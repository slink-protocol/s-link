==> flow/design.v <==
module slink_bist_regs_top #(
  parameter    ADDR_WIDTH = 8
)(
  output wire         swi_swreset,
  output wire         swi_bist_tx_en,
  output wire         swi_bist_rx_en,
  output wire         swi_bist_reset,
  output wire         swi_bist_active,
  output wire         swi_disable_clkgate,
  output wire [3:0]   swi_bist_mode_payload,
  output wire         swi_bist_mode_wc,
  output wire         swi_bist_mode_di,
  output wire [15:0]  swi_bist_wc_min,
  output wire [15:0]  swi_bist_wc_max,
  output wire [7:0]   swi_bist_di_min,
  output wire [7:0]   swi_bist_di_max,
  input  wire         bist_locked,
  input  wire         bist_unrecover,
  input  wire [15:0]  bist_errors,
  output reg  [31:0]  debug_bus_ctrl_status,
  input  wire RegReset,
  input  wire RegClk,
  input  wire PSEL,
  input  wire PENABLE,
  input  wire PWRITE,
  output wire PSLVERR,
  output wire PREADY,
  input  wire [(ADDR_WIDTH-1):0] PADDR,
  input  wire [31:0] PWDATA,
  output wire [31:0] PRDATA
);
  wire dft_core_scan_mode = 1'b0;
  wire dft_iddq_mode = 1'b0;
  wire dft_hiz_mode = 1'b0;
  wire dft_bscan_mode = 1'b0;
  wire [(ADDR_WIDTH-1):0] RegAddr_in;
  reg  [(ADDR_WIDTH-1):0] RegAddr;
  wire [31:0] RegWrData_in;
  reg  [31:0] RegWrData;
  wire RegWrEn_in;
  reg  RegWrEn_pq;
  wire RegWrEn;
  assign RegAddr_in = PSEL ? PADDR : RegAddr; 
  always @(posedge RegClk or posedge RegReset) begin
    if (RegReset) begin
      RegAddr <= {(ADDR_WIDTH){1'b0}};
    end else begin
      RegAddr <= RegAddr_in;
    end
  end
  assign RegWrData_in = PSEL ? PWDATA : RegWrData; 
  always @(posedge RegClk or posedge RegReset) begin
    if (RegReset) begin
      RegWrData <= 32'h00000000;
    end else begin
      RegWrData <= RegWrData_in;
    end
  end
  assign RegWrEn_in = PSEL & PWRITE;
  always @(posedge RegClk or posedge RegReset) begin
    if (RegReset) begin
      RegWrEn_pq <= 1'b0;
    end else begin
      RegWrEn_pq <= RegWrEn_in;
    end
  end
  assign RegWrEn = RegWrEn_pq & PENABLE;
  assign PREADY  = 1'b1;
  wire [31:0] SWRESET_reg_read;
  reg         reg_swreset;
  always @(posedge RegClk or posedge RegReset) begin
    if(RegReset) begin
      reg_swreset                            <= 1'h1;
    end else if(RegAddr == 'h0 && RegWrEn) begin
      reg_swreset                            <= RegWrData[0];
    end else begin
      reg_swreset                            <= reg_swreset;
    end
  end
  assign SWRESET_reg_read = {31'h0,
          reg_swreset};
  assign swi_swreset = reg_swreset;
  wire [31:0] BIST_MAIN_CONTROL_reg_read;
  reg         reg_bist_tx_en;
  reg         reg_bist_rx_en;
  reg         reg_bist_reset;
  reg         reg_bist_active;
  reg         reg_disable_clkgate;
  always @(posedge RegClk or posedge RegReset) begin
    if(RegReset) begin
      reg_bist_tx_en                         <= 1'h0;
      reg_bist_rx_en                         <= 1'h0;
      reg_bist_reset                         <= 1'h0;
      reg_bist_active                        <= 1'h0;
      reg_disable_clkgate                    <= 1'h0;
    end else if(RegAddr == 'h4 && RegWrEn) begin
      reg_bist_tx_en                         <= RegWrData[0];
      reg_bist_rx_en                         <= RegWrData[1];
      reg_bist_reset                         <= RegWrData[2];
      reg_bist_active                        <= RegWrData[3];
      reg_disable_clkgate                    <= RegWrData[4];
    end else begin
      reg_bist_tx_en                         <= reg_bist_tx_en;
      reg_bist_rx_en                         <= reg_bist_rx_en;
      reg_bist_reset                         <= reg_bist_reset;
      reg_bist_active                        <= reg_bist_active;
      reg_disable_clkgate                    <= reg_disable_clkgate;
    end
  end
  assign BIST_MAIN_CONTROL_reg_read = {27'h0,
          reg_disable_clkgate,
          reg_bist_active,
          reg_bist_reset,
          reg_bist_rx_en,
          reg_bist_tx_en};
  assign swi_bist_tx_en = reg_bist_tx_en;
  assign swi_bist_rx_en = reg_bist_rx_en;
  assign swi_bist_reset = reg_bist_reset;
  assign swi_bist_active = reg_bist_active;
  assign swi_disable_clkgate = reg_disable_clkgate;
  wire [31:0] BIST_MODE_reg_read;
  reg [3:0]   reg_bist_mode_payload;
  reg         reg_bist_mode_wc;
  reg         reg_bist_mode_di;
  always @(posedge RegClk or posedge RegReset) begin
    if(RegReset) begin
      reg_bist_mode_payload                  <= 4'h0;
      reg_bist_mode_wc                       <= 1'h0;
      reg_bist_mode_di                       <= 1'h0;
    end else if(RegAddr == 'h8 && RegWrEn) begin
      reg_bist_mode_payload                  <= RegWrData[3:0];
      reg_bist_mode_wc                       <= RegWrData[4];
      reg_bist_mode_di                       <= RegWrData[5];
    end else begin
      reg_bist_mode_payload                  <= reg_bist_mode_payload;
      reg_bist_mode_wc                       <= reg_bist_mode_wc;
      reg_bist_mode_di                       <= reg_bist_mode_di;
    end
  end
  assign BIST_MODE_reg_read = {26'h0,
          reg_bist_mode_di,
          reg_bist_mode_wc,
          reg_bist_mode_payload};
  assign swi_bist_mode_payload = reg_bist_mode_payload;
  assign swi_bist_mode_wc = reg_bist_mode_wc;
  assign swi_bist_mode_di = reg_bist_mode_di;
  wire [31:0] BIST_WORD_COUNT_VALUES_reg_read;
  reg [15:0]  reg_bist_wc_min;
  reg [15:0]  reg_bist_wc_max;
  always @(posedge RegClk or posedge RegReset) begin
    if(RegReset) begin
      reg_bist_wc_min                        <= 16'ha;
      reg_bist_wc_max                        <= 16'h64;
    end else if(RegAddr == 'hc && RegWrEn) begin
      reg_bist_wc_min                        <= RegWrData[15:0];
      reg_bist_wc_max                        <= RegWrData[31:16];
    end else begin
      reg_bist_wc_min                        <= reg_bist_wc_min;
      reg_bist_wc_max                        <= reg_bist_wc_max;
    end
  end
  assign BIST_WORD_COUNT_VALUES_reg_read = {          reg_bist_wc_max,
          reg_bist_wc_min};
  assign swi_bist_wc_min = reg_bist_wc_min;
  assign swi_bist_wc_max = reg_bist_wc_max;
  wire [31:0] BIST_DATA_ID_VALUES_reg_read;
  reg [7:0]   reg_bist_di_min;
  reg [7:0]   reg_bist_di_max;
  always @(posedge RegClk or posedge RegReset) begin
    if(RegReset) begin
      reg_bist_di_min                        <= 8'h20;
      reg_bist_di_max                        <= 8'hf0;
    end else if(RegAddr == 'h10 && RegWrEn) begin
      reg_bist_di_min                        <= RegWrData[7:0];
      reg_bist_di_max                        <= RegWrData[15:8];
    end else begin
      reg_bist_di_min                        <= reg_bist_di_min;
      reg_bist_di_max                        <= reg_bist_di_max;
    end
  end
  assign BIST_DATA_ID_VALUES_reg_read = {16'h0,
          reg_bist_di_max,
          reg_bist_di_min};
  assign swi_bist_di_min = reg_bist_di_min;
  assign swi_bist_di_max = reg_bist_di_max;
  wire [31:0] BIST_STATUS_reg_read;
  assign BIST_STATUS_reg_read = {          bist_errors,
          14'd0,  
          bist_unrecover,
          bist_locked};
  wire [31:0] DEBUG_BUS_CTRL_reg_read;
  reg         reg_debug_bus_ctrl_sel;
  wire         swi_debug_bus_ctrl_sel;
  always @(posedge RegClk or posedge RegReset) begin
    if(RegReset) begin
      reg_debug_bus_ctrl_sel                 <= 1'h0;
    end else if(RegAddr == 'h18 && RegWrEn) begin
      reg_debug_bus_ctrl_sel                 <= RegWrData[0];
    end else begin
      reg_debug_bus_ctrl_sel                 <= reg_debug_bus_ctrl_sel;
    end
  end
  assign DEBUG_BUS_CTRL_reg_read = {31'h0,
          reg_debug_bus_ctrl_sel};
  assign swi_debug_bus_ctrl_sel = reg_debug_bus_ctrl_sel;
  wire [31:0] DEBUG_BUS_STATUS_reg_read;
  always @(*) begin
    case(swi_debug_bus_ctrl_sel)
      'd0 : debug_bus_ctrl_status = {bist_errors, 14'd0, bist_unrecover, bist_locked};
      default : debug_bus_ctrl_status = 32'd0;
    endcase
  end 
  assign DEBUG_BUS_STATUS_reg_read = {          debug_bus_ctrl_status};
  reg [31:0] prdata_sel;
  always @(*) begin
    case(RegAddr)
      'h0    : prdata_sel = SWRESET_reg_read;
      'h4    : prdata_sel = BIST_MAIN_CONTROL_reg_read;
      'h8    : prdata_sel = BIST_MODE_reg_read;
      'hc    : prdata_sel = BIST_WORD_COUNT_VALUES_reg_read;
      'h10   : prdata_sel = BIST_DATA_ID_VALUES_reg_read;
      'h14   : prdata_sel = BIST_STATUS_reg_read;
      'h18   : prdata_sel = DEBUG_BUS_CTRL_reg_read;
      'h1c   : prdata_sel = DEBUG_BUS_STATUS_reg_read;
      default : prdata_sel = 32'd0;
    endcase
  end
  assign PRDATA = prdata_sel;
  reg pslverr_pre;
  always @(*) begin
    case(RegAddr)
      'h0    : pslverr_pre = 1'b0;
      'h4    : pslverr_pre = 1'b0;
      'h8    : pslverr_pre = 1'b0;
      'hc    : pslverr_pre = 1'b0;
      'h10   : pslverr_pre = 1'b0;
      'h14   : pslverr_pre = 1'b0;
      'h18   : pslverr_pre = 1'b0;
      'h1c   : pslverr_pre = 1'b0;
      default : pslverr_pre = 1'b1;
    endcase
  end
  assign PSLVERR = pslverr_pre;
endmodule
Reports on slink_bist_regs_top
Tool output for the design above, in the order of the flow.
Lines are those of the file above, counted from 1.
Operators: Yosys type, input widths -> output width; for muxes data width and select width s.
Library cell names are shortened.
{ "design": {"design": "slink_bist_regs_top", "clock": "RegClk", "cell_library": "sky130hd", "pvt_corner": "tt_025C_1v80"} }

Elaborated design
Source: Yosys, flattened and elaborated, memories not mapped. Widths are those after wreduce; folded enables and synchronous resets count as part of the registers. Registers that Yosys merges into a memory's read port (data or address) are not register bits. Print and check cells do not count. Equal cells are merged and count once.
Memory sizes are those after Yosys's memory passes, which may raise the word count (mostly to a power of two), join words into wider ones and drop unused or constant bits.
{ "classes": {"n_logic": 2, "reduce_and_logical": 8, "n_shift": 0, "compare": 0, "n_mul": 0, "muxes": 3, "div_mod_pow": 0, "n_addsub": 0, "eq_ne": 7} }
{ "ops": {"columns": ["cell", "n"], "rows": [
  ["$pmux 32 s8", 1],
  ["$eq 8x5->1 const B", 4],
  ["$mux 32", 1],
  ["$eq 8x4->1 const B", 2],
  ["$eq 8x3->1 const B", 1],
  ["$logic_not 8->1", 1],
  ["$logic_and 1x1->1", 6],
  ["$logic_not 3->1", 1],
  ["$and 1x1->1", 2],
  ["$mux 1", 1]
]} }
{ "bits": {"latchBits": 0, "clocked_rd_ports_x_width": 0, "output_inout_bits": 126, "rom_bits": 32, "input_bits": 63, "mem_count": 1, "ff_bits": 102, "ram_bits": 0} }
{ "mem_list": {"columns": ["memory", "words", "width", "rd", "wr", "line", "source"], "rows": [
  ["(no name shown)", 32, 1, 1, 0, 231, "case(RegAddr)"]
]} }

Longest topological paths
Depth = most cells in a row (Yosys ltp): at word level without a register or memory, in the mapped netlist without a sequential cell, where the memories' decode and read muxes count.
{ "depth": {"depth_word": 2, "ABC_AREA": 1, "ltp_mapped": 9, "ltp_nobuf": 9} }

Mapped cells and area
Yosys stat after the flow's synthesis: flattened, memories mapped to cells. It holds for the ABC_AREA given above (unset counts as 0); a run with the other value may have another netlist.
{ "synth_totals": {"seq_area_um2": 2566.2, "mapped_area_um2": 4889.7, "buffers": 40, "mapped_cells": 598, "ff_cells": 102} }
{ "by_type": {"columns": ["cell_type", "n", "area_total_um2"], "rows": [
  ["dfrtp_1", 91, 2.28E+03],
  ["nand2_1", 217, 814.531],
  ["dfstp_2", 11, 289.027],
  ["o21ai_2", 33, 289.027],
  ["o21ai_0", 50, 250.24],
  ["inv_1", 66, 247.738],
  ["buf_4", 15, 112.608],
  ["nor2_1", 27, 101.347],
  ["nand3_1", 19, 95.091],
  ["o21ai_1", 18, 90.086],
  ["buf_6", 6, 67.565],
  ["o211ai_1", 8, 60.058],
  ["clkbuf_1", 13, 48.797],
  ["buf_2", 6, 30.029],
  ["nor2_2", 4, 25.024],
  ["inv_2", 6, 22.522],
  ["nor3_4", 1, 16.266],
  ["mux2_2", 1, 11.261]
]} }
Other cell types: 5; their cells: 6.

Timing after synthesis
OpenSTA on the mapped netlist: ideal clock, no wires. The path of least setup slack (recovery checks aside). Input and output delay are each 20% of the period. Register names are those of the netlist, which keeps one name where synthesis merged equal registers.
{ "synth_timing": {"path_type": "register to output", "startpoint": "register RegAddr[6]", "endpoint": "output PRDATA[28]", "delay_ns": 1.318, "n_path_buf": 1, "output_delay_ns": 0.420, "path_slack_ns": 0.362, "driving_pins": 7, "arrival_time_ns": 1.318, "clock_period_ns": 2.1, "period_less_setup_slack_ns": 1.738} }
"delay_ns" is the arrival time less input delay plus setup time.
At an output port there is no setup time.
"driving_pins" counts driving pins, that of a launching flip-flop among them; a cell with two outputs on the path counts twice.
"period_less_setup_slack_ns" is the clock period less the worst setup slack; recovery checks do not enter. This is arithmetic on one report: input and output delays are still those of the set period (20% each).
Between the ends stands the longest chain of elaborated cells between them, by number of cells; it is not shown to be the way that was timed. Of several equally long chains one is given.
A line is the first line of the expression or statement that the cell stems from. Yosys adds cells for indexed reads and writes and turns some case tables into memories.
{ "synth_between": {"cell_sequence": "dfrtp_1 -> nor2_2 -> nand2_1 -> nor3_4 -> buf_2 -> nand2_1 -> o211ai_1", "elab_chain_len": 2} }
{ "synth_lines": {"columns": ["item", "line", "source"], "rows": [
  ["start: declaration", 37, "reg  [(ADDR_WIDTH-1):0] RegAddr;"],
  ["start: assignment", 46, "RegAddr <= {(ADDR_WIDTH){1'b0}};"],
  ["start: assignment", 48, "RegAddr <= RegAddr_in;"],
  ["$eq 8x5->1", 216, "case(RegAddr)"],
  ["$pmux 32 s8", 216, null],
  ["end: declaration", 30, "output wire [31:0] PRDATA"]
]} }

Worst path after layout
Path of least setup slack in the final report of stored run 1 (OpenROAD, finished layout, wires in). Where an end is a register, its clock arrival counts in the times.
{ "layout_timing": {"path_type": "register to output", "startpoint": "register RegAddr[6]", "endpoint": "output PRDATA[25]", "arrival_time_ns": 1.92, "clock_period_ns": 1.94, "n_path_buf": 3, "driving_pins": 9, "output_delay_ns": 0.39, "path_slack_ns": -0.37} }
Between the ends stands the longest chain of elaborated cells between them, by number of cells; it is not shown to be the way that was timed. Of several equally long chains one is given.
{ "layout_between": {"cell_sequence": "dfrtp_1 -> nor2_2 -> nand2_2 -> nor3_4 -> buf_12 -> buf_16 -> nand2_4 -> o211ai_1 -> buf_2", "elab_chain_len": 2} }
{ "layout_lines": {"columns": ["item", "line", "source"], "rows": [
  ["start: declaration", 37, "reg  [(ADDR_WIDTH-1):0] RegAddr;"],
  ["start: assignment", 46, "RegAddr <= {(ADDR_WIDTH){1'b0}};"],
  ["start: assignment", 48, "RegAddr <= RegAddr_in;"],
  ["$eq 8x5->1", 216, "case(RegAddr)"],
  ["$pmux 32 s8", 216, null],
  ["end: declaration", 30, "output wire [31:0] PRDATA"]
]} }

Subject: flow runs of slink_bist_regs_top

Hi,

Record of 2 stored runs of the RTL-to-layout flow on slink_bist_regs_top, platform sky130hd. The runs are unordered. Constraints: input delay and output delay 20% of the set period each, output load 0.01 pF.
"period_reached_ns" means the clock period less the worst setup slack. The figure is calculated, with input and output delays left at 20% of the set period.
"totalPower_mw" is the tool's figure for a default switching activity; nothing was simulated.

Stored run 1
==> flow/run.sh <==
#!/bin/bash
# the make line also repeats the synthesis and layout settings of config.mk as NAME=value (left out here)
make -C /OpenROAD-flow-scripts/flow DESIGN_CONFIG=/design/flow/config.mk WORK_HOME=/design/flow/orfs CLKGATE_MAP_FILE= finish
==> flow/config.mk <==
export PLATFORM = sky130hd
export DESIGN_NAME = slink_bist_regs_top
export DESIGN_NICKNAME = slink_bist_regs_top
export VERILOG_FILES = /design/flow/design.v
export SDC_FILE = /design/flow/constraint.sdc
export NUM_CORES = 4
export LEC_CHECK = 0
export ABC_AREA = 1
export CAP_MARGIN = 20
export CORE_ASPECT_RATIO = 0.67
export CORE_MARGIN = 2
export CORE_UTILIZATION = 49
export CTS_CLUSTER_SIZE = 18
export GPL_ROUTABILITY_DRIVEN = 1
export GPL_TIMING_DRIVEN = 1
export MIN_ROUTING_LAYER = met1
export PLACE_DENSITY_LB_ADDON = 0.15
export SETUP_SLACK_MARGIN = 0.02
export SLEW_MARGIN = 20
export TNS_END_PERCENT = 70
==> flow/constraint.sdc <==
create_clock -name core_clock -period 1.94 [get_ports {RegClk}]
set_input_delay 0.3880 -clock core_clock [delete_from_list [all_inputs] [get_ports {RegClk}]]
set_output_delay 0.3880 -clock core_clock [all_outputs]
set_load 0.01 [all_outputs]

==> results of stored run 1, as JSON <==
{
  "fin_ws_ns": -0.368,
  "period_reached_ns": 2.308,
  "total_die_area_um2": 10809.8,
  "finish.utilization_pct": 81.0,
  "synthArea_um2": 4889.7,
  "totalPower_mw": 5.236,
  "tns_setup_ns": -9.061
}

Stored run 2
==> flow/run.sh <==
#!/bin/bash
# the make line also repeats the synthesis and layout settings of config.mk as NAME=value (left out here)
make -C /OpenROAD-flow-scripts/flow DESIGN_CONFIG=/design/flow/config.mk WORK_HOME=/design/flow/orfs CLKGATE_MAP_FILE= finish
==> flow/config.mk <==
export PLATFORM = sky130hd
export DESIGN_NAME = slink_bist_regs_top
export DESIGN_NICKNAME = slink_bist_regs_top
export VERILOG_FILES = /design/flow/design.v
export SDC_FILE = /design/flow/constraint.sdc
export NUM_CORES = 4
export LEC_CHECK = 0
export ABC_AREA = 1
export CAP_MARGIN = 20
export CELL_PAD_IN_SITES_DETAIL_PLACEMENT = 0
export CELL_PAD_IN_SITES_GLOBAL_PLACEMENT = 1
export CORE_MARGIN = 2
export CORE_UTILIZATION = 28
export CTS_CLUSTER_SIZE = 92
export GPL_ROUTABILITY_DRIVEN = 0
export MIN_ROUTING_LAYER = met2
export PLACE_DENSITY = 0.45
export SETUP_SLACK_MARGIN = 0.56
export SLEW_MARGIN = 15
export TNS_END_PERCENT = 45
==> flow/constraint.sdc <==
create_clock -name core_clock -period 3.74 [get_ports {RegClk}]
set_input_delay 0.7480 -clock core_clock [delete_from_list [all_inputs] [get_ports {RegClk}]]
set_output_delay 0.7480 -clock core_clock [all_outputs]
set_load 0.01 [all_outputs]

==> results of stored run 2, as JSON <==
{
  "fin_ws_ns": 0.705,
  "totalPower_mw": 2.590,
  "total_die_area_um2": 18536.8,
  "finish.utilization_pct": 41.9,
  "tns_setup_ns": 0.000,
  "period_reached_ns": 3.035,
  "synthArea_um2": 4889.7
}

Regards
